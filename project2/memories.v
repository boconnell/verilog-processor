==> flow/design.v <==
module three_port_aram (clk, abus1, dbus1, abus2, dbus2i, dbus2o, we);
	input		clk;
	input	[15:0]	abus1;
	output	[15:0]	dbus1;
	input	[15:0]	abus2;
	output	[15:0]	dbus2o;
	input	[15:0]	dbus2i;
	input		we;
	reg	[15:0]	m[0:128];
	assign dbus1 = m[abus1];
	assign dbus2o = m[abus2];
	always @(posedge clk) begin
		if (we) m[abus2] <= dbus2i;
	end
endmodule
module three_port_aregfile (on, clk, abus1, dbus1, abus2, dbus2, abus3, dbus3);
	input		on;
	input		clk;
	input	[2:0]	abus1;
	output	[15:0]	dbus1;
	input	[2:0]	abus2;
	output	[15:0]	dbus2;
	input	[2:0]	abus3;
	input	[15:0]	dbus3;
	wire		iclk = on | clk;
	reg	[15:0]	m[0:7];
	assign	dbus1 =	(abus1 == 3'd0) ? 16'h0 : m[abus1];
	assign	dbus2 =	(abus2 == 3'd0) ? 16'h0 : m[abus2];
	always @(posedge iclk) begin
		if (on) begin
		    m[0] <= 16'h0;
			m[1] <= 16'h0;
			m[2] <= 16'h0;
			m[3] <= 16'h0;
			m[4] <= 16'h0;
			m[5] <= 16'h0;
			m[6] <= 16'h0;
			m[7] <= 16'h0;
		end 
		else if (abus3 != 3'd0) begin
		    m[abus3] <= dbus3;
		end
	end
endmodule
module registerX (reset, clk, in, out, we);
    parameter width = 16;
	input		reset;
	input		clk;
	output	[width-1:0]	out;
	input	[width-1:0]	in;
	input		we;
	reg	[width-1:0]	m;
	assign out = m;
	always @(posedge clk) begin
		m <=	(reset) ? 0 :
			(we) ? in :
			m;
	end
endmodule
* Reports on three_port_aram
What the tools print for three_port_aram, step after step. Line numbers count from 1 in the design file above. Cell names lack the library's common part. The mark -- stands for no value.
Inputs: top three_port_aram, clock input clk, cell library sky130hd, library corner tt_025C_1v80

* After elaboration
Counts by Yosys on the flattened word-level netlist (proc, flatten, opt, wreduce; memories kept). Register bits leave out memories and registers merged into their read ports (data or address); mux counts leave out enables and synchronous resets folded into registers. Print and check cells are left out. Cells with the same type and inputs are merged into one. Yosys's memory passes give these memory sizes; they may raise the number of words (mostly to a power of two), join words into wider ones and drop unused or constant bits.
Storage and ports: bits in writable memories 2064, cells after elaboration 4, flip-flop bits (word level) 0, output and inout bits 32, memory cells 1
Cells by class: mux-type cells 3
Memory list:
- m | words 129, width 16, rd ports 2, wr ports 1, RTL line 9 | reg [15:0] m[0:128];
Operators by type and width (count):
- 16-bit 2-to-1 mux | 1
- 8-bit 2-to-1 mux | 1
- 1-bit 2-to-1 mux | 1

* Logic depth
Depth = most cells in a row (Yosys ltp): at word level without a register or memory, in the mapped netlist without a sequential cell, where the memories' decode and read muxes count.
Logic depth: depth after elaboration 1, ABC_AREA 0, mapped depth 12

* Synthesis result
Source: synth_stat.txt of the flow (Yosys; design flattened, memories mapped). It holds for the ABC_AREA given above (unset counts as 0); a run with the other value may have another netlist. Totals and module areas in this step are rounded.
Synthesis totals: cell count 4899, sequential area 61980 um^2, flip-flop cells 2064, cell area after synthesis 96240 um^2
Cell types:
- edfxtp_1 | count 2064, area in all 6.2E+04 um^2
- mux4_2 | count 949, area in all 2.14E+04 um^2
- mux2i_1 | count 463, area in all 4.63E+03 um^2
- a22oi_1 | count 186, area in all 1.4E+03 um^2
- nor2_1 | count 190, area in all 713.184 um^2
- buf_2 | count 142, area in all 710.682 um^2
- a21oi_1 | count 115, area in all 575.552 um^2
- buf_4 | count 66, area in all 495.475 um^2
- clkbuf_1 | count 123, area in all 461.693 um^2
- o22ai_1 | count 66, area in all 412.896 um^2
- mux2_2 | count 31, area in all 349.085 um^2
- nand2_1 | count 90, area in all 337.824 um^2
- a211oi_1 | count 42, area in all 315.302 um^2
- nor2b_1 | count 44, area in all 275.264 um^2
- o211ai_1 | count 24, area in all 180.173 um^2
- a221oi_1 | count 20, area in all 175.168 um^2
- nor3_1 | count 34, area in all 170.163 um^2
- buf_6 | count 15, area in all 168.912 um^2
Not listed: further types 36, cells in them 235.

* Timing after synthesis
Path of least setup slack by OpenSTA after synthesis, without wires, with an ideal clock, recovery checks aside; 20% of the period is set as input and as output delay. Where synthesis merged equal registers, the netlist keeps one of their names.
Path after synthesis: kind input-to-output, start point input abus2[0], end point output dbus2o[8], clock period 4070 ps, delay of the path 2085 ps, path slack 357 ps, data required time 3256 ps, launch time at the first pin 814 ps, output delay 814 ps, driving pins on the path 9, path buffers 4, arrival 2899 ps, period reached after synthesis 3713 ps
"delay of the path" is the arrival time less input delay plus setup time. A path that ends at an output port has no setup time. "driving pins on the path" counts driving pins, that of a launching flip-flop among them; a cell with two outputs on the path counts twice. "period reached after synthesis" = period - worst setup slack (recovery checks aside). The figure is calculated, with input and output delays left at 20% of the set period. Between the ends stands the longest chain of elaborated cells between them, by number of cells; it is not shown to be the way that was timed. Of several equally long chains one is given. A line is the first line of the expression or statement that the cell stems from. Yosys adds cells for indexed reads and writes and turns some case tables into memories. A memory read counts as a cell of the chain, while the word-level depth stops at memories.
On the way, after synthesis: cell sequence buf_2 -> buf_4 -> buf_2 -> buf_4 -> mux4_2 -> mux2i_1 -> nor3_1 -> a2111oi_0 -> nand2_1, cells in the longest elaborated chain 1
RTL lines, path after synthesis:
- start, declared | RTL line 5 | input [15:0] abus2;
- memory 129 x 16 bit | RTL line 9 | reg [15:0] m[0:128];
- end, declared | RTL line 6 | output [15:0] dbus2o;

* Timing after layout
From the final timing report of run 1: the path of least setup slack in the routed layout; clock arrival at registers is part of the times. The path's times are printed in steps of 10 ps; the period is the one set.
Path post-layout: kind reg-to-output, start point memory m[60][8], end point output dbus1[8], output delay 510 ps, path slack -1870 ps, data required time 2030 ps, path buffers 1, driving pins on the path 8, arrival 3910 ps, clock period 2540 ps, launch time at the first pin 870 ps
Between the ends stands the longest chain of elaborated cells between them, by number of cells; it is not shown to be the way that was timed. Of several equally long chains one is given. A memory read counts as a cell of the chain, while the word-level depth stops at memories.
On the way, post-layout: cell sequence edfxtp_1 -> mux4_2 -> mux4_2 -> nor2b_4 -> a2111oi_4 -> o31ai_4 -> a21o_1 -> buf_2, cells in the longest elaborated chain 1
RTL lines, path post-layout:
- start, declared | RTL line 9 | reg [15:0] m[0:128];
- memory 129 x 16 bit | RTL line 9
- end, declared | RTL line 4 | output [15:0] dbus1;

Ticket comment

Top module three_port_aram; platform sky130hd; tools Yosys and OpenROAD; 2 stored runs in no particular order. Input and output delays are each 20% of the period that was set; the output load is 0.01 pF.
"period reached" = clock period - worst setup slack. The figure is calculated, with input and output delays left at 20% of the set period.
"time used up by the worst setup path" means the part of the period allowed to the worst setup path (the constraints hold back 20% at inputs and 20% at outputs) less its slack; where the path has registers, the arrival times of their clocks count too.
"power consumption" rests on the timing tool's default activity at the inputs, not on a simulated workload.
"time used up by the worst setup path" is given in steps of 10 ps.
Measured values are rounded.

[run 1] flow files
==> flow/run.sh <==
#!/bin/bash
# the make line also repeats the synthesis and layout settings of config.mk as NAME=value (left out here)
make -C /OpenROAD-flow-scripts/flow DESIGN_CONFIG=/design/flow/config.mk WORK_HOME=/design/flow/orfs CLKGATE_MAP_FILE= finish
==> flow/config.mk <==
export PLATFORM = sky130hd
export DESIGN_NAME = three_port_aram
export DESIGN_NICKNAME = three_port_aram
export VERILOG_FILES = /design/flow/design.v
export SDC_FILE = /design/flow/constraint.sdc
export NUM_CORES = 4
export LEC_CHECK = 0
export CAP_MARGIN = 20
export CORE_MARGIN = 2
export CORE_UTILIZATION = 40
export SLEW_MARGIN = 20
==> flow/constraint.sdc <==
create_clock -name core_clock -period 2.54 [get_ports {clk}]
set_input_delay 0.5080 -clock core_clock [delete_from_list [all_inputs] [get_ports {clk}]]
set_output_delay 0.5080 -clock core_clock [all_outputs]
set_load 0.01 [all_outputs]

[run 1] result: chip area in the Yosys report 96,240 um^2; total die area 244,500 um^2; period reached 4,415 ps; total negative slack on setup checks -41,370 ps; smallest setup slack -1,875 ps; worst hold slack in the final report 102 ps; power consumption 78,150 µW; time used up by the worst setup path 3,910 ps; critical path kind reg-to-output; utilization of the finished layout 0.514; standard-cell area after routing 123,400 um^2

[run 2] flow files
==> flow/run.sh <==
#!/bin/bash
# the make line also repeats the synthesis and layout settings of config.mk as NAME=value (left out here)
make -C /OpenROAD-flow-scripts/flow DESIGN_CONFIG=/design/flow/config.mk WORK_HOME=/design/flow/orfs CLKGATE_MAP_FILE= finish
==> flow/config.mk <==
export PLATFORM = sky130hd
export DESIGN_NAME = three_port_aram
export DESIGN_NICKNAME = three_port_aram
export VERILOG_FILES = /design/flow/design.v
export SDC_FILE = /design/flow/constraint.sdc
export NUM_CORES = 4
export LEC_CHECK = 0
export CAP_MARGIN = 20
export CELL_PAD_IN_SITES_DETAIL_PLACEMENT = 2
export CELL_PAD_IN_SITES_GLOBAL_PLACEMENT = 0
export CORE_ASPECT_RATIO = 1.63
export CORE_MARGIN = 2
export CORE_UTILIZATION = 43
export GPL_ROUTABILITY_DRIVEN = 1
export GPL_TIMING_DRIVEN = 1
export MAX_ROUTING_LAYER = met4
export MIN_ROUTING_LAYER = met1
export PLACE_DENSITY = 0.71
export SLEW_MARGIN = 20
==> flow/constraint.sdc <==
create_clock -name core_clock -period 4.12 [get_ports {clk}]
set_input_delay 0.8240 -clock core_clock [delete_from_list [all_inputs] [get_ports {clk}]]
set_output_delay 0.8240 -clock core_clock [all_outputs]
set_load 0.01 [all_outputs]

[run 2] result: unfinished; error ODB-0269 in routing
